==> flow/design.v <==
module step(input logic clk, reset,
	    input logic reverse_rot,
	    input logic on,
	    output logic a,
	    output logic b,
	    output logic c,
	    output logic d);
	logic [31:0] clock_counter = 1;
	logic [31:0] delay = 100000;  
	typedef enum logic[2:0] {S0, S1, S2, S3, S4} statetype;
	statetype state, nextstate;
	always_ff @(posedge clk, posedge reset) begin
		if (reset) state <= S0;
		else state <= nextstate;
	end
	always_ff @(posedge clk) begin
		if (state == S1 | state == S2 | state == S3 | state == S4) clock_counter <= (clock_counter < delay) ? clock_counter + 1 : 1;
		else clock_counter <= 1;
	end
	always_comb begin
		case(state)
			S0:	if (on) nextstate = S1;
				else nextstate = S0;
			S1:	if (clock_counter == delay) nextstate = S2;
				else nextstate = S1;
			S2:	if (clock_counter == delay) nextstate = S3;
				else nextstate = S2;
			S3:	if (clock_counter == delay) nextstate = S4;
				else nextstate = S3;
			S4:	if ((clock_counter == delay) & (~on)) nextstate = S0;
					else if (clock_counter == delay) nextstate = S1;
				else nextstate = S4;
			default: nextstate = S0;
		endcase
	end
	assign a = (~reverse_rot) ? (state == S4) : (state == S1);
	assign b = (~reverse_rot) ? (state == S3) : (state == S2);
	assign c = (~reverse_rot) ? (state == S2) : (state == S3);
	assign d = (~reverse_rot) ? (state == S1) : (state == S4);
endmodule
* Step by step through the tools: step *
The steps from the RTL of step to its reports follow in flow order.
Line numbers count from 1 in the design file above.
Operators carry their Yosys type and port widths (W data, S select, Z words).
Library cell names are shortened.
The mark -- stands for no value.

design
  top = step
  clock = clk
  library = sky130hd
  corner = tt_025C_1v80

* After elaboration *
Yosys after proc, flatten, opt, wreduce and memory -nomap, before mapping. Enables and synchronous resets that opt folds into registers are not counted as muxes. Memory bits, and registers merged into a memory's read port (data or address), are not among the register bits. Print and check cells are not counted. Equal cells are merged and count once.

word-level totals
  bits of input ports = 4
  cells after elaboration = 27
  output and inout bits = 4
  bits in registers = 35

operators by class
  equal/unequal tests = 5
  reductions and logical operators = 2
  add/sub/neg operators = 1
  multiplexer cells = 11
  bitwise operators = 5
  $lt $le $gt $ge = 1

operators with widths
  kind                     count
  $add A32 B1 Y32 const B  1
  $lt A32 B17 Y1 const B   1
  $eq A32 B17 Y1 const B   1
  $pmux W3 S5              1
  $mux W3                  3
  $eq A3 B2 Y1 const B     2
  $mux W1                  6
  $or A1 B1 Y1             3
  $eq A3 B1 Y1 const B     1
  $eq A3 B3 Y1 const B     1
  $logic_not A3 Y1         1
  $reduce_and A2 Y1        1
  $mux W2                  1
  $and A1 B1 Y1            1
  $not A1 Y1               1

* Longest topological paths *
Longest topological path by Yosys (ltp), each cell counted once; first at word level (registers and memories cut), then after technology mapping (sequential cells cut; the memories' decode and read muxes count).

logic depth
  word-level depth = 5
  ABC_AREA = 0
  mapped depth = 6
  gate-level depth less buffers = 6

* Netlist *
Yosys stat after the flow's synthesis: flattened, memories mapped to cells. It holds for the ABC_AREA given above (unset counts as 0); a run with the other value may have another netlist.
The area totals of this step are shown rounded.

cell types
  type     count  total area (um^2)
  dfxtp_1  32     640.614
  dfrtp_1  4      100.096
  nor3_1   19     95.091
  xnor2_1  9      78.826
  mux2_4   3      45.043
  nand4_1  6      37.536
  nor4_1   6      37.536
  xor2_1   4      35.034
  inv_1    9      33.782
  mux2_2   3      33.782
  dfstp_2  1      26.275
  ha_1     2      25.024
  nand3_1  5      25.024
  and4_1   2      17.517
  o211a_4  1      17.517
  o41ai_2  1      16.266
  nand2_1  4      15.014
  a31oi_1  2      12.512

Other cell types: 17; their cells: 20.

synthesis totals
  cell area after synthesis = 1,400 um^2
  cells in the netlist = 133
  mapped flip-flops = 37
  sequential area = 770 um^2
  buffers = 2

* Path before layout *
Source: OpenSTA report_checks on the synthesized netlist (no wires, ideal clock, input and output delay 20% of the period each), path of least setup slack; recovery checks are left aside. Register names are those of the netlist, which keeps one name where synthesis merged equal registers.

timing path after synthesis
  kind = register to register
  start = register clock_counter[14]
  end = register (name not given)
  delay of the path = 1.724 ns
  launch time at the first pin = 0.000 ns
  arrival time = 1.599 ns
  required time = 2.225 ns
  setup slack = 0.626 ns
  period = 2.35 ns
  path buffers = 0
  stages = 5
  library setup time = 0.125 ns
  synthesis period reached = 1.724 ns

"delay of the path" = arrival - input delay + setup time.
"stages" counts driving pins, that of a launching flip-flop among them; a cell with two outputs on the path counts twice.
"synthesis period reached" is the clock period less the worst setup slack; recovery checks do not enter. This is arithmetic on one report: input and output delays are still those of the set period (20% each).

on the way, after synthesis
  path through = dfxtp_1 or4_4 nor4_2 and2_4 mux2_4

RTL lines, path after synthesis
  element        RTL line  source
  from (decl)    8         logic [31:0] clock_counter = 1;
  from (assign)  17        if (state == S1 | state == S2 | state == S3 | state == S4) clock_counter <= (clock_counter < delay) ? clock_co ...
  from (assign)  18        else clock_counter <= 1;

Chain of elaborated cells between the ends: none given.

* Path in the finished layout *
From the final timing report of run 1: the path of least setup slack in the routed layout; clock arrival at registers is part of the times.

timing path after layout
  kind = register to output
  start = register state
  end = output a
  stages = 3
  path buffers = 1
  period = 1.9 ns
  output delay = 0.38 ns
  arrival time = 1.54 ns
  setup slack = -0.02 ns
  launch time at the first pin = 0.34 ns
  required time = 1.52 ns

Where an end lacks its bit number, it is one bit of the signal, or one of the new flip-flops if synthesis recoded a state register.
The rows between start and end are the longest chain of elaborated cells between them; the timing report does not say that the signal goes this way. Where chains are equally long, one stands for them.
Each line given opens the expression or statement behind the cell; cells for indexed reads and writes are added by Yosys, which also makes memories of some case tables.

on the way, after layout
  path through = dfrtp_1 mux2_2 clkdlybuf4s50_1
  length of the longest elaborated chain = 2
  elaborated cells on any way between the ends = 3
  those cells by class = eq/ne (2); mux (1)

RTL lines, path after layout
  element        RTL line  source
  from (decl)    11        statetype state, nextstate;
  from (assign)  13        if (reset) state <= S0;
  from (assign)  14        else state <= nextstate;
  $eq A3 B3 Y1   36        assign a = (~reverse_rot) ? (state == S4) : (state == S1);
  $mux W1        36
  to (decl)      4         output logic a,

Data sheet: physical implementation of step

Measured results for step: 2 stored runs of the Yosys and OpenROAD flow on sky130hd. The settings differ; the order carries no meaning. The constraints put input and output delay at 20% of the set period each and load the outputs with 0.01 pF.
"achieved clock period" = clock period - worst setup slack. The figure is calculated, with input and output delays left at 20% of the set period.
"worst setup path time": the worst setup path's part of the clock period (all of it between registers, 20% less for each end at a port) less its slack. A launch clock that arrives late makes it longer, a capture clock that arrives late makes it shorter.
The results are shown rounded.

Run 1
==> flow/run.sh <==
#!/bin/bash
# the make line also repeats the synthesis and layout settings of config.mk as NAME=value (left out here)
make -C /OpenROAD-flow-scripts/flow DESIGN_CONFIG=/design/flow/config.mk WORK_HOME=/design/flow/orfs CLKGATE_MAP_FILE= finish
==> flow/config.mk <==
export PLATFORM = sky130hd
export DESIGN_NAME = step
export DESIGN_NICKNAME = step
export VERILOG_FILES = /design/flow/design.v
export SDC_FILE = /design/flow/constraint.sdc
export NUM_CORES = 4
export LEC_CHECK = 0
export CAP_MARGIN = 20
export CELL_PAD_IN_SITES_GLOBAL_PLACEMENT = 1
export CORE_ASPECT_RATIO = 1.23
export CORE_MARGIN = 2
export CORE_UTILIZATION = 51
export GPL_ROUTABILITY_DRIVEN = 1
export GPL_TIMING_DRIVEN = 1
export MAX_ROUTING_LAYER = met5
export MIN_ROUTING_LAYER = met2
export PLACE_DENSITY_LB_ADDON = 0.11
export SETUP_SLACK_MARGIN = -0.07
export SLEW_MARGIN = 10
export TNS_END_PERCENT = 85
==> flow/constraint.sdc <==
create_clock -name core_clock -period 1.9 [get_ports {clk}]
set_input_delay 0.3800 -clock core_clock [delete_from_list [all_inputs] [get_ports {clk}]]
set_output_delay 0.3800 -clock core_clock [all_outputs]
set_load 0.01 [all_outputs]

==> results of run 1 <==
chip area after synthesis (Yosys): 1,400 um^2
die area: 3,200 um^2
standard-cell area of the final layout: 1,700 um^2
utilization: 0.64
worst setup slack after layout: -0.019 ns
achieved clock period: 1.919 ns
worst setup path time: 1.54 ns
worst setup path kind: register to output

Run 2
==> flow/run.sh <==
#!/bin/bash
# the make line also repeats the synthesis and layout settings of config.mk as NAME=value (left out here)
make -C /OpenROAD-flow-scripts/flow DESIGN_CONFIG=/design/flow/config.mk WORK_HOME=/design/flow/orfs CLKGATE_MAP_FILE= finish
==> flow/config.mk <==
export PLATFORM = sky130hd
export DESIGN_NAME = step
export DESIGN_NICKNAME = step
export VERILOG_FILES = /design/flow/design.v
export SDC_FILE = /design/flow/constraint.sdc
export NUM_CORES = 4
export LEC_CHECK = 0
export CAP_MARGIN = 20
export CORE_MARGIN = 2
export CORE_UTILIZATION = 40
export SLEW_MARGIN = 20
==> flow/constraint.sdc <==
create_clock -name core_clock -period 1.07 [get_ports {clk}]
set_input_delay 0.2140 -clock core_clock [delete_from_list [all_inputs] [get_ports {clk}]]
set_output_delay 0.2140 -clock core_clock [all_outputs]
set_load 0.01 [all_outputs]

==> results of run 2 <==
chip area after synthesis (Yosys): 1,400 um^2
die area: 4,100 um^2
standard-cell area of the final layout: 2,200 um^2
utilization: 0.64
worst setup slack after layout: -0.72 ns
achieved clock period: 1.785 ns
worst setup path time: 1.79 ns
worst setup path kind: register to register
